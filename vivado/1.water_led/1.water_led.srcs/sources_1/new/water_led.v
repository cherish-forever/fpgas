==> flow/design.v <==
`timescale 1ns / 1ps
module water_led(
    input clk,
    input rst_n,
    output reg [7:0] led_o
    );
    reg [31:0] c0;
    always @(posedge clk or negedge rst_n) begin
        if (rst_n == 1'b0) begin
            led_o <= 8'b0000_0001;
            c0 <= 32'h0;
        end
        else begin
            if (c0 == 32'd50_000_000) begin
                c0 <= 32'h0;
                if (led_o == 8'b1000_0000) begin
                    led_o <= 8'b0000_0001;
                end
                else begin
                    led_o <= led_o << 1;
                end
            end
            else begin
                c0 <= c0 + 1'b1;
                led_o <= led_o;
            end
        end
    end
endmodule
From RTL to reports: water_led. The steps from the RTL of water_led to its reports follow in flow order. Lines are those of the file above, counted from 1. Library cell names are shortened. Not given: -

Top: water_led. Clock input: clk. Standard-cell library: sky130hd. Timing corner: tt_025C_1v80.

Elaborated design. Counts by Yosys on the flattened word-level netlist (proc, flatten, opt, wreduce; memories kept). Register bits leave out memories and registers merged into their read ports (data or address); mux counts leave out enables and synchronous resets folded into registers. Print and check cells are left out. Cells with the same type and inputs are merged into one.

The figure for equality and inequality tests is 2. Muxes and demuxes: 2. Under $add $sub $neg stands 1.

Operator list (number): adder 32 x 1 -> 32 bit (second input constant) (1); equality test 32 x 26 -> 1 bit (second input constant) (1); two-way mux 32 bit (1); equality test 8 bit (second input constant) (1); two-way mux 8 bit (1).

For bits of input ports the number is 2. The entry for word-level cells reads 7. Under register bits stands 40.

Logic depth. Yosys ltp: most cells in a row. Word level: on the elaborated netlist, between registers, memories and ports. Mapped: between sequential cells and ports; inverters and the memories' decode and read muxes count.

For depth after elaboration the number is 2. The entry for ABC_AREA reads 0. The figure for depth in mapped cells is 7. The figure for mapped depth without buffers is 5.

Synthesis result. Source: synth_stat.txt of the flow (Yosys; design flattened, memories mapped). It holds for the ABC_AREA given above (unset counts as 0); a run with the other value may have another netlist. Totals and module areas in this step are rounded.

The entry for mapped flip-flops reads 40. Under cell count stands 181. The entry for cell area after synthesis reads 2000 µm².

Cells by type: dfrtp_1 (number 39, total area 975.936 µm²); xnor2_1 (number 12, total area 105.101 µm²); xor2_1 (number 8, total area 70.067 µm²); nand3_1 (number 13, total area 65.062 µm²); mux2_4 (number 4, total area 60.058 µm²); a21oi_1 (number 10, total area 50.048 µm²); mux2_2 (number 4, total area 45.043 µm²); o31ai_1 (number 6, total area 45.043 µm²); or4_1 (number 6, total area 45.043 µm²); and4_1 (number 5, total area 43.792 µm²); nor4_4 (number 2, total area 42.541 µm²); nand4_1 (number 6, total area 37.536 µm²); nor3_1 (number 7, total area 35.034 µm²); buf_6 (number 3, total area 33.782 µm²); nand2_1 (number 9, total area 33.782 µm²); and3_1 (number 5, total area 31.28 µm²); nor4_1 (number 5, total area 31.28 µm²); dfstp_2 (number 1, total area 26.275 µm²).

Other cell types: 15; their cells: 36.

Timing after synthesis. Source: OpenSTA report_checks on the synthesized netlist (no wires, ideal clock, input and output delay 20% of the period each), path of least setup slack; recovery checks are left aside. Register names are those of the netlist, which keeps one name where synthesis merged equal registers.

Path type: reg-to-reg. From: register c0[11]. To: register led_o[3]. Setup slack: 0.237 ns. Path buffers: 2. The figure for data arrival time is 1.698 ns. For path delay the number is 1.823 ns. Under period stands 2.06 ns. For launch time at the first pin the number is 0.000 ns. The figure for required time is 1.935 ns. The figure for stages on the path is 7. Under synthesis period reached stands 1.823 ns.

"path delay" = arrival - input delay + setup time. "stages on the path" counts driving pins, that of a launching flip-flop among them; a cell with two outputs on the path counts twice. "synthesis period reached" is the clock period less the worst setup slack; recovery checks do not enter. This is arithmetic on one report: input and output delays are still those of the set period (20% each). The rows between start and end are the longest chain of elaborated cells between them; the timing report does not say that the signal goes this way. Where chains are equally long, one stands for them. A line is the first line of the expression or statement that the cell stems from. Yosys adds cells for indexed reads and writes and turns some case tables into memories. A register here has more assigning lines than the two given.

Cells stage by stage: dfrtp_1 -> buf_6 -> nor4_4 -> nand2_2 -> nor4_4 -> buf_6 -> mux2_4. The figure for cells in the longest elaborated chain is 1. The entry for elaborated cells on any way between the ends reads 1. The entry for RTL lines with such cells reads 1. Those cells by class: eq/ne: 1.

Ends and longest elaborated chain, post-synthesis: start: declaration (RTL line 7) `reg [31:0] c0;`; start: assignment (RTL line 11) `c0 <= 32'h0;`; start: assignment (RTL line 24) `c0 <= c0 + 1'b1;`; equality test 32 x 26 -> 1 bit (RTL line 14) `if (c0 == 32'd50_000_000) begin`; end: assignment (RTL line 20) `led_o <= led_o << 1;`; end: assignment (RTL line 25) `led_o <= led_o;`; end: declaration (RTL line 5) `output reg [7:0] led_o`.

Timing after layout. Path of least setup slack in the final report of job 1 (OpenROAD, finished layout, wires in). Where an end is a register, its clock arrival counts in the times.

Path type: reg-to-reg. From: register c0[29]. To: register led_o[6]. For launch time at the first pin the number is 0.29 ns. The figure for stages on the path is 6. The figure for data arrival time is 2.21 ns. Path buffers: 1. The figure for required time is 2.66 ns. Setup slack: 0.45 ns. Under period stands 2.48 ns.

The rows between start and end are the longest chain of elaborated cells between them; the timing report does not say that the signal goes this way. Where chains are equally long, one stands for them. A register here has more assigning lines than the two given.

Cells stage by stage: dfrtp_1 -> nor4_1 -> nand3_1 -> nor4_4 -> buf_6 -> mux2_4. The figure for cells in the longest elaborated chain is 1. The entry for elaborated cells on any way between the ends reads 1. The entry for RTL lines with such cells reads 1. Those cells by class: eq/ne: 1.

Ends and longest elaborated chain, post-layout: start: declaration (RTL line 7) `reg [31:0] c0;`; start: assignment (RTL line 11) `c0 <= 32'h0;`; start: assignment (RTL line 24) `c0 <= c0 + 1'b1;`; equality test 32 x 26 -> 1 bit (RTL line 14) `if (c0 == 32'd50_000_000) begin`; end: assignment (RTL line 20) `led_o <= led_o << 1;`; end: assignment (RTL line 25) `led_o <= led_o;`; end: declaration (RTL line 5) `output reg [7:0] led_o`.

Add stored flow runs of water_led

Top module water_led; platform sky130hd; tools Yosys and OpenROAD; 2 stored runs in no particular order. Input and output delays are each 20% of the period that was set; the output load is 0.01 pF. "period reached" = clock period - worst setup slack. The figure is calculated, with input and output delays left at 20% of the set period. "power": no workload was simulated; the value follows from the tool's default switching activity. Results are given in rounded form.

Job 1 has these settings: period_ns 2.48; CORE_UTILIZATION 45; SETUP_SLACK_MARGIN 0.04; CELL_PAD_IN_SITES_DETAIL_PLACEMENT 0; GPL_TIMING_DRIVEN 0; CTS_CLUSTER_SIZE 41; CTS_CLUSTER_DIAMETER 325; CAP_MARGIN 10; MIN_ROUTING_LAYER met1; CORE_MARGIN 2; SLEW_MARGIN 20. The period reached stands at 2.032 ns. The final utilization comes to 0.532. The synthesis area stands at 2000 µm². The power is 1.25 mW. The lowest setup slack reads 0.448 ns. The area of the die stands at 4990 µm².

Job 2 has these settings: period_ns 2.75; CORE_UTILIZATION 20; SETUP_SLACK_MARGIN 0.28; PLACE_DENSITY_LB_ADDON 0.25; CELL_PAD_IN_SITES_GLOBAL_PLACEMENT 2; CTS_CLUSTER_DIAMETER 363; SLEW_MARGIN 20; MAX_ROUTING_LAYER met4; CAP_MARGIN 20; CORE_MARGIN 2. The period reached stands at 2.075 ns. The final utilization comes to 0.236. The synthesis area stands at 2000 µm². The power is 0.996 mW. The lowest setup slack reads 0.675 ns. The area of the die stands at 10800 µm².
