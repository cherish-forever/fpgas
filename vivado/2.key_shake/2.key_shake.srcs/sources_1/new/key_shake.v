==> flow/design.v <==
`timescale 1ns / 1ps
module key_shake(
    input clk,
    input rst_n,
    input key_i,
    output [3:0] led_o
    );
localparam DELAY_Param=19'd499_999;
reg[3:0] led_o_r;
reg [18:0] div_cnt;
always @ (posedge clk or negedge rst_n) begin
    if (!rst_n) begin
        div_cnt <= 19'd0;
    end
    else if ( div_cnt < DELAY_Param) begin
        div_cnt <= div_cnt + 1'b1;
    end
    else begin
        div_cnt <= 0;
    end
end    
wire delay_10ms = (div_cnt == DELAY_Param) ? 1'b1 : 1'b0;
localparam DETECTER1 = 3'b000;
localparam DETECTER2 = 3'b001;
localparam DETECTER3 = 3'b010;
localparam DETECTER4 = 3'b011;
localparam LED_DIS   = 3'b100;
reg low_flag;
reg high_flag;
reg [2:0] key_state;
always @ (posedge clk or negedge rst_n) begin
    if (!rst_n) begin
        key_state <= DETECTER1;
        low_flag <= 0;
        high_flag <= 0;
        led_o_r <= 4'b1111;
    end
    else if (delay_10ms) begin
        case(key_state)
            DETECTER1: begin
                if (key_i != 1'b1) begin
                    key_state <= DETECTER2;
                end
                else begin
                    key_state <= DETECTER1;
                end
            end
            DETECTER2: begin
                if (key_i != 1'b1) begin
                    low_flag <= 1'b1;
                    key_state <= DETECTER3;
                end
                else begin
                    key_state <= DETECTER1;
                    low_flag <= low_flag;
                end
            end
            DETECTER3: begin
                if (key_i == 1'b1) begin
                    key_state <= DETECTER4;
                end
                else begin
                    key_state <= DETECTER3;
                end
            end
            DETECTER4: begin
                if (key_i == 1'b1) begin
                    high_flag <= 1'b1;
                    key_state <= LED_DIS;
                end
                else begin
                    high_flag <= high_flag;
                    key_state <= DETECTER3;
                end
            end
            LED_DIS: begin
                if (high_flag & low_flag) begin
                    key_state <= DETECTER1;
                    led_o_r <= ~led_o_r;
                    high_flag <= 1'b0;
                    low_flag <= 1'b0;
                end
                else begin
                    led_o_r <= led_o_r;
                    key_state <= key_state;
                    high_flag <= high_flag;
                    low_flag <= low_flag;
                end
            end
            default: begin
                key_state <= DETECTER1;
                led_o_r <= 0;
                high_flag <= 0;
                low_flag <= 0;
            end
        endcase
    end
    else begin
        key_state <= key_state;
        led_o_r <= led_o_r;
        high_flag <= high_flag;
        low_flag <= low_flag;
    end
end
assign led_o = led_o_r;
endmodule
## Tool chain data of key_shake

The steps from the RTL of key_shake to its reports follow in flow order.
Lines are those of the file above, counted from 1.
Cell names lack the library's common part.
A cell with - has no value.

| set-up | value |
|---|---|
| design top | key_shake |
| clock port | clk |
| library | sky130hd |
| corner | tt_025C_1v80 |

## Elaborated design

Counts by Yosys on the flattened word-level netlist (proc, flatten, opt, wreduce; memories kept). Register bits leave out memories and registers merged into their read ports (data or address). Print and check cells are left out. Cells with the same type and inputs are merged into one.

| cells by class | value |
|---|---|
| order comparisons | 1 |
| multiplexer cells | 15 |
| eq/ne operators | 8 |
| reduce/logical cells | 8 |
| add/subtract/negate cells | 1 |
| bitwise logic cells | 5 |

Operators by type and width:

| kind | count |
|---|---|
| adder 19 x 1 -> 19 bit (second input constant) | 1 |
| < comparator 19 bit (second input constant) | 1 |
| equality test 19 bit (second input constant) | 1 |
| two-way mux 19 bit | 1 |
| parallel mux 3 bit (select 5 bit) | 1 |
| AND reduction 4 bit | 2 |
| parallel mux 4 bit (select 2 bit) | 1 |
| != test 2 bit (second input constant) | 3 |
| equality test 3 x 2 -> 1 bit (second input constant) | 2 |
| OR reduction 3 bit | 2 |
| parallel mux 1 bit (select 3 bit) | 2 |
| two-way mux 3 bit | 2 |
| two-way mux 1 bit | 6 |
| inverter 4 bit | 1 |
| OR reduction 4 bit | 1 |
| two-way mux 4 bit | 1 |
| inverter 1 bit | 3 |
| equality test 3 x 1 -> 1 bit (second input constant) | 1 |
| equality test 3 bit (second input constant) | 1 |
| logical NOT 3 bit | 1 |
| AND reduction 3 bit | 1 |
| AND reduction 2 bit | 1 |
| two-way mux 2 bit | 1 |
| bitwise AND 1 bit | 1 |

| storage and ports | value |
|---|---|
| elaborated cells | 43 |
| register bits after elaboration | 28 |
| bits of input ports | 3 |
| output and inout bits | 4 |

## Logic depth

Longest topological path by Yosys (ltp), each cell counted once; first at word level (registers and memories cut), then after technology mapping (sequential cells cut; the memories' decode and read muxes count).

| logic depth | value |
|---|---|
| depth in word-level cells | 4 |
| ABC_AREA | 0 |
| gate-level depth with buffers | 7 |
| mapped depth without buffers | 5 |

## Synthesis result

The flow's flattened synthesis, as Yosys stat reports it; memories are mapped. The netlist is that of the ABC_AREA named above (0 if unset); the other value can give another one.
Totals and module areas in this step are rounded.

Cells by type:

| cell | count | total area (um2) |
|---|---|---|
| dfrtp_1 | 25 | 625.6 |
| dfstp_2 | 5 | 131.376 |
| a21oi_1 | 15 | 75.072 |
| xnor2_1 | 7 | 61.309 |
| mux2_2 | 5 | 56.304 |
| nand2_1 | 11 | 41.29 |
| nand4_1 | 6 | 37.536 |
| and4_1 | 4 | 35.034 |
| xor2_1 | 4 | 35.034 |
| a31oi_1 | 5 | 31.28 |
| nor2b_1 | 5 | 31.28 |
| a22oi_1 | 4 | 30.029 |
| o21ai_0 | 6 | 30.029 |
| nand3_1 | 5 | 25.024 |
| or3_1 | 4 | 25.024 |
| nor4_4 | 1 | 21.27 |
| a32o_1 | 2 | 20.019 |
| a2111oi_2 | 1 | 15.014 |

Other cell types: 28; their cells: 36.

| mapped netlist | value |
|---|---|
| mapped cells | 151 |
| flip-flops | 30 |
| area of sequential cells | 0.000757 mm2 |
| buffer cells | 6 |
| chip area (Yosys) | 0.00158 mm2 |

## Path before layout

Path of least setup slack by OpenSTA after synthesis, without wires, with an ideal clock, recovery checks aside; 20% of the period is set as input and as output delay. Where synthesis merged equal registers, the netlist keeps one of their names.

| path post-synthesis | value |
|---|---|
| kind | flip-flop to flip-flop |
| start | register div_cnt[10] |
| end | register key_state |
| stages on the path | 6 |
| data arrival time | 2.031 ns |
| setup time | 0.125 ns |
| required time | 2.745 ns |
| path slack | 0.715 ns |
| buffers on the path | 1 |
| time at the first pin | 0.000 ns |
| period | 2.87 ns |
| delay of the path | 2.156 ns |
| period reached after synthesis | 2.155 ns |

"delay of the path" = arrival - input delay + setup time.
"stages on the path" counts driving pins, that of a launching flip-flop among them; a cell with two outputs on the path counts twice.
"period reached after synthesis" = period - worst setup slack (recovery checks aside). The figure is calculated, with input and output delays left at 20% of the set period.
An end named without its bit number is one bit of that signal or, where synthesis recoded a state register, one of its new flip-flops.
The rows between start and end are the longest chain of elaborated cells between them; the timing report does not say that the signal goes this way. Where chains are equally long, one stands for them.
A line is the first line of the expression or statement that the cell stems from. Yosys adds cells for indexed reads and writes and turns some case tables into memories.
A register here has more assigning lines than the two given.

| between the ends, post-synthesis | value |
|---|---|
| cell sequence | dfrtp_1 or4_4 nor4_4 and2_2 buf_6 mux2_2 |
| length of the longest elaborated chain | 3 |
| elaborated cells on any way between the ends | 3 |
| source lines of those cells | 1 |
| classes of those cells | eq/ne (1); mux (1); reduce/logical (1) |

RTL lines, path post-synthesis:

| element | line | source |
|---|---|---|
| start, declared | 10 | `reg [18:0] div_cnt;` |
| start, assigned | 13 | `div_cnt <= 19'd0;` |
| start, assigned | 16 | `div_cnt <= div_cnt + 1'b1;` |
| equality test 19 bit | 22 | `wire delay_10ms = (div_cnt == DELAY_Param) ? 1'b1 : 1'b0;` |
| two-way mux 1 bit | 22 |  |
| AND reduction 2 bit | - |  |
| end, assigned | 85 | `key_state <= key_state;` |
| end, assigned | 99 | `key_state <= key_state;` |
| end, declared | 30 | `reg [2:0] key_state;` |

## Path in the finished layout

Path of least setup slack in the final report of flow run A (OpenROAD, finished layout, wires in). Where an end is a register, its clock arrival counts in the times.

| path post-layout | value |
|---|---|
| kind | flip-flop to flip-flop |
| start | register div_cnt[14] |
| end | register key_state |
| buffers on the path | 1 |
| data arrival time | 2.34 ns |
| required time | 2.59 ns |
| stages on the path | 6 |
| time at the first pin | 0.28 ns |
| path slack | 0.25 ns |
| setup time | 0.11 ns |
| period | 2.42 ns |

An end named without its bit number is one bit of that signal or, where synthesis recoded a state register, one of its new flip-flops.
The rows between start and end are the longest chain of elaborated cells between them; the timing report does not say that the signal goes this way. Where chains are equally long, one stands for them.
A register here has more assigning lines than the two given.

| between the ends, post-layout | value |
|---|---|
| cell sequence | dfrtp_1 or4_4 nor4_4 buf_4 and2_2 mux2_2 |
| length of the longest elaborated chain | 3 |
| elaborated cells on any way between the ends | 3 |
| source lines of those cells | 1 |
| classes of those cells | eq/ne (1); mux (1); reduce/logical (1) |

RTL lines, path post-layout:

| element | line | source |
|---|---|---|
| start, declared | 10 | `reg [18:0] div_cnt;` |
| start, assigned | 13 | `div_cnt <= 19'd0;` |
| start, assigned | 16 | `div_cnt <= div_cnt + 1'b1;` |
| equality test 19 bit | 22 | `wire delay_10ms = (div_cnt == DELAY_Param) ? 1'b1 : 1'b0;` |
| two-way mux 1 bit | 22 |  |
| AND reduction 2 bit | - |  |
| end, assigned | 85 | `key_state <= key_state;` |
| end, assigned | 99 | `key_state <= key_state;` |
| end, declared | 30 | `reg [2:0] key_state;` |

==> results <==
Measured results for key_shake: 2 stored runs of the Yosys and OpenROAD flow on sky130hd. The settings differ; the order carries no meaning. The constraints put input and output delay at 20% of the set period each and load the outputs with 0.01 pF.
"achieved period" = clock period - worst setup slack. The figure is calculated, with input and output delays left at 20% of the set period.
"time on the worst setup path" = time allowed to the worst setup path (clock period - input delay - output delay, where it has them) - its slack; a late launch clock adds to it, a late capture clock takes from it.
The results are shown rounded.
Among the settings, . means not set for that run.
A result given as . is not shown for that run.

| run name | period_ns | SETUP_SLACK_MARGIN | CAP_MARGIN | CORE_MARGIN | CORE_UTILIZATION | SLEW_MARGIN | PLACE_DENSITY | HOLD_SLACK_MARGIN | TNS_END_PERCENT | GPL_ROUTABILITY_DRIVEN | MIN_ROUTING_LAYER | MAX_ROUTING_LAYER | smallest hold slack (ns) | lowest setup slack (ns) | standard-cell area of the final layout (mm2) | total die area (mm2) | achieved period (ns) | post-synthesis cell area (mm2) | total negative slack (ns) | time on the worst setup path (ns) | critical path type |
|---|---|---|---|---|---|---|---|---|---|---|---|---|---|---|---|---|---|---|---|---|---|
| flow run A | 2.42 | -0.09 | 20 | 2 | 40 | 20 | . | . | . | . | . | . | 0.518 | 0.250 | 0.00179 | 0.00448 | 2.170 | 0.00158 | 0.000 | 2.17 | flip-flop to flip-flop |
| flow run B | 1.47 | 0.16 | 20 | 6 | 71 | 20 | 0.68 | 0.22 | 70 | 1 | met2 | met5 | . | . | . | . | . | . | . | . | . |

Flow run B: unfinished; error DPL-0033 in placement
